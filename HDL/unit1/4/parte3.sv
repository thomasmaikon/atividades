==> flow/design.v <==
module numero(entrada,saida);
	input logic[4:0] entrada;
	output logic[6:0] saida;
	logic [4:0] c;
	assign c = entrada;
	always @(*) begin 
		case (c)
			0: begin 
				saida = 7'b1000000;
			end
			1: begin 
				saida = 7'b1111001;
			end
			2: begin 
				saida = 7'b0100100;
			end
			3: begin 
				saida = 7'b0110000;
			end
			4: begin 
				saida = 7'b0011001;
			end
			5: begin 
				saida = 7'b0010010;
			end
			6: begin 
				saida = 7'b0000010;
			end
			7: begin 
				saida = 7'b1111000;
			end
			8: begin 
				saida = 7'b0000000;
			end
			9: begin 
				saida = 7'b0011000;
			end
			default: begin
				saida = 7'b0111111;
			end
		endcase
	end
endmodule
module exibir(SW,HEX0,HEX1);
	input logic [7:0] SW;
	output logic[6:0] HEX0,HEX1;
	logic [7:0] entrada1;
	logic [7:0] fio1,fio2;
	assign entrada1 = SW;
	assign fio1 = entrada1 % 10; 
	assign fio2 = entrada1 /10;
	numero v0(
		.entrada(fio1),
		.saida(HEX0)
	);
	numero v1(
		.entrada(fio2),
		.saida(HEX1)
	);
endmodule
module clock(clk, en , s );
	input logic  clk ;
	input logic  en ;
	logic [25:0] q;
	output logic [25:0] s ;	
	always_ff @ ( posedge clk)
			if(en)
				begin
					q <= q+1;
				end
	assign s = q;		
endmodule
module parte3(CLOCK_27,HEX0,HEX1);
	output [6:0] HEX0,HEX1;
	logic[25:0] Q;
	logic [7:0]saida;
	input CLOCK_27;
	clock clk1(
				.clk(CLOCK_27),
				.en(1),
				.s(Q)
	);
	clock clk2 (
			.clk(CLOCK_27),
				.en(&Q),
				.s(saida)
	);
	exibir ex(
		.SW(saida),
		.HEX0(HEX0),
		.HEX1(HEX1)
	);
endmodule
---- Tool chain data of parte3 ----
Tool output for the design above, in the order of the flow.
Lines are those of the file above, counted from 1.
Operators carry their Yosys type and port widths (W data, S select, Z words).
Cell names lack the library's common part.
The mark -- stands for no value.
inputs
  top ..................................... parte3
  clock ................................... CLOCK_27
  library ................................. sky130hd
  corner .................................. tt_025C_1v80

---- Word-level counts ----
Yosys after proc, flatten, opt, wreduce and memory -nomap, before mapping. Enables and synchronous resets that opt folds into registers are not counted as muxes. Memory bits, and registers merged into a memory's read port (data or address), are not among the register bits. Print and check cells are not counted. Equal cells are merged and count once.
Memory sizes are those after Yosys's memory passes, which may raise the word count (mostly to a power of two), join words into wider ones and drop unused or constant bits.
cells by class
  $add $sub $neg .......................... 2
  mux-type cells .......................... 2
  divide/modulo/power cells ............... 2
  reductions and logical operators ........ 1
operator list
  kind                     number
  $div A8 B4 Y32 const B   1
  $mod A8 B4 Y32 const B   1
  $add A26 B1 Y26 const B  2
  $reduce_and A26 Y1       1
  $mux W7                  2
storage and ports
  bits in read-only memories .............. 224
  register bits ........................... 52
  output and inout port bits .............. 14
  memory cells ............................ 2
  bits of input ports ..................... 1
  cells after elaboration ................. 11
memories
  memory            words  bits a word  read ports  wr ports  RTL line  text
  (name not given)  16     7            1           0         7         case (c)
  (name not given)  16     7            1           0         7

---- Depth ----
Depth = most cells in a row (Yosys ltp): at word level without a register or memory, in the mapped netlist without a sequential cell, where the memories' decode and read muxes count.
depth
  depth in word-level cells ............... 2
  ABC_AREA ................................ 0
  gate-level depth with buffers ........... 21
  depth with buffers taken out ............ 17

---- Synthesis result ----
Yosys stat after the flow's synthesis: flattened, memories mapped to cells. It holds for the ABC_AREA given above (unset counts as 0); a run with the other value may have another netlist.
The area totals of this step are shown rounded.
mapped netlist
  mapped cells ............................ 344
  flip-flop cells ......................... 34
  buffer cells ............................ 21
  sequential area ......................... 760.7 µm²
  cell area after synthesis ............... 2868 µm²
cell types
  cell      number  area in all (µm²)
  dfxtp_1   26      520.499
  edfxtp_1  8       240.23
  xnor2_1   24      210.202
  ha_1      15      187.68
  nand2_1   34      127.622
  nor2_1    29      108.854
  o21ai_0   20      100.096
  xor2_1    11      96.342
  a21oi_1   15      75.072
  nand4_1   11      68.816
  nand2b_1  9       56.304
  nand3_1   11      55.053
  inv_1     14      52.55
  buf_6     4       45.043
  a32o_1    4       40.038
  a211oi_1  5       37.536
  and2_1    6       37.536
  buf_2     7       35.034
Other cell types: 57; their cells: 91.
By module: a second synthesis without flattening, with its own total; a netlist apart from the flattened one above.
unflattened totals
  cell total of the unflattened synthesis .. 384
  area total of the unflattened synthesis .. 3846 µm²
Each row is one instance without its submodules.
by module
  module  area (µm²)  cells  instances  sequential area (µm²)
  clock   1274        96     2          780.7
  exibir  835.8       120    1          0.0
  numero  198.9       31     2          0.0
  parte3  65.1        10     1          0.0

---- Worst setup path after synthesis ----
Source: OpenSTA report_checks on the synthesized netlist (no wires, ideal clock, input and output delay 20% of the period each), path of least setup slack; recovery checks are left aside. Register names are those of the netlist, which keeps one name where synthesis merged equal registers.
timing after synthesis
  kind .................................... register -> output
  start ................................... reg clk2.q[6]
  end ..................................... out HEX0[5]
  external output delay ................... 2.060 ns
  clock period ............................ 10.3 ns
  path buffers ............................ 4
  arrival time ............................ 4.876 ns
  path delay .............................. 4.876 ns
  time at the first pin ................... 0.000 ns
  required time ........................... 8.240 ns
  setup slack ............................. 3.364 ns
  stages on the path ...................... 21
  synthesis period reached ................ 6.936 ns
"path delay" is the arrival time less input delay plus setup time.
A path that ends at an output port has no setup time.
"stages on the path" counts driving pins, that of a launching flip-flop among them; a cell with two outputs on the path counts twice.
"synthesis period reached" is the clock period less the worst setup slack; recovery checks do not enter. This is arithmetic on one report: input and output delays are still those of the set period (20% each).
Between the ends stands the longest chain of elaborated cells between them, by number of cells; it is not shown to be the way that was timed. Of several equally long chains one is given.
Each line given opens the expression or statement behind the cell; cells for indexed reads and writes are added by Yosys, which also makes memories of some case tables.
The chain passes a memory read, where the word-level depth is cut; so it can be longer than that depth.
on the way, after synthesis
  cells stage by stage .................... edfxtp_1 or2_2 buf_4 ha_1 and2b_1 buf_6 a21oi_1 or3b_4 and3_4 buf_6 o2111ai_1 mux2i_2 or3b_1 buf_6 nor3b_4 xnor2_1 inv_1 ha_1 a21o_1 a32o_1 o41ai_2
  length of the longest elaborated chain .. 3
  elaborated cells between the ends (all ways) .. 3
  RTL lines with such cells ............... 2
  classes of those cells .................. 1 x div; 1 x mux; 1 x memory
RTL lines, path after synthesis
  element             RTL line  text
  start: declaration  64        logic [25:0] q;
  start: assignment   69        q <= q+1;
  $mod A8 B4 Y32      50        assign fio1 = entrada1 % 10;
  $mem_v2 Z16 W7      7         case (c)
  $mux W7             7
  end: declaration    74        output [6:0] HEX0,HEX1;

Settings of 2 stored flow runs for module parte3 (sky130hd), not sorted in any way. The constraints put input and output delay at 20% of the set period each and load the outputs with 0.01 pF.

---- run 1 ----
settings
  period_ns = 7.16
  CORE_UTILIZATION = 49
  SETUP_SLACK_MARGIN = 0.67
  CELL_PAD_IN_SITES_GLOBAL_PLACEMENT = 3
  ABC_AREA = 0
  GPL_ROUTABILITY_DRIVEN = 1
  SLEW_MARGIN = 35
  MIN_ROUTING_LAYER = met1
  CAP_MARGIN = 20
  CORE_MARGIN = 2
results
  unfinished; error GPL-0301 in placement

---- run 2 ----
settings
  period_ns = 4.98
  CORE_UTILIZATION = 50
  SETUP_SLACK_MARGIN = 0.68
  PLACE_DENSITY = 0.41
  CELL_PAD_IN_SITES_DETAIL_PLACEMENT = 1
  SLEW_MARGIN = 30
  MAX_ROUTING_LAYER = met4
  CAP_MARGIN = 20
  CORE_MARGIN = 2
results
  unfinished; error DPL-0033 in routing
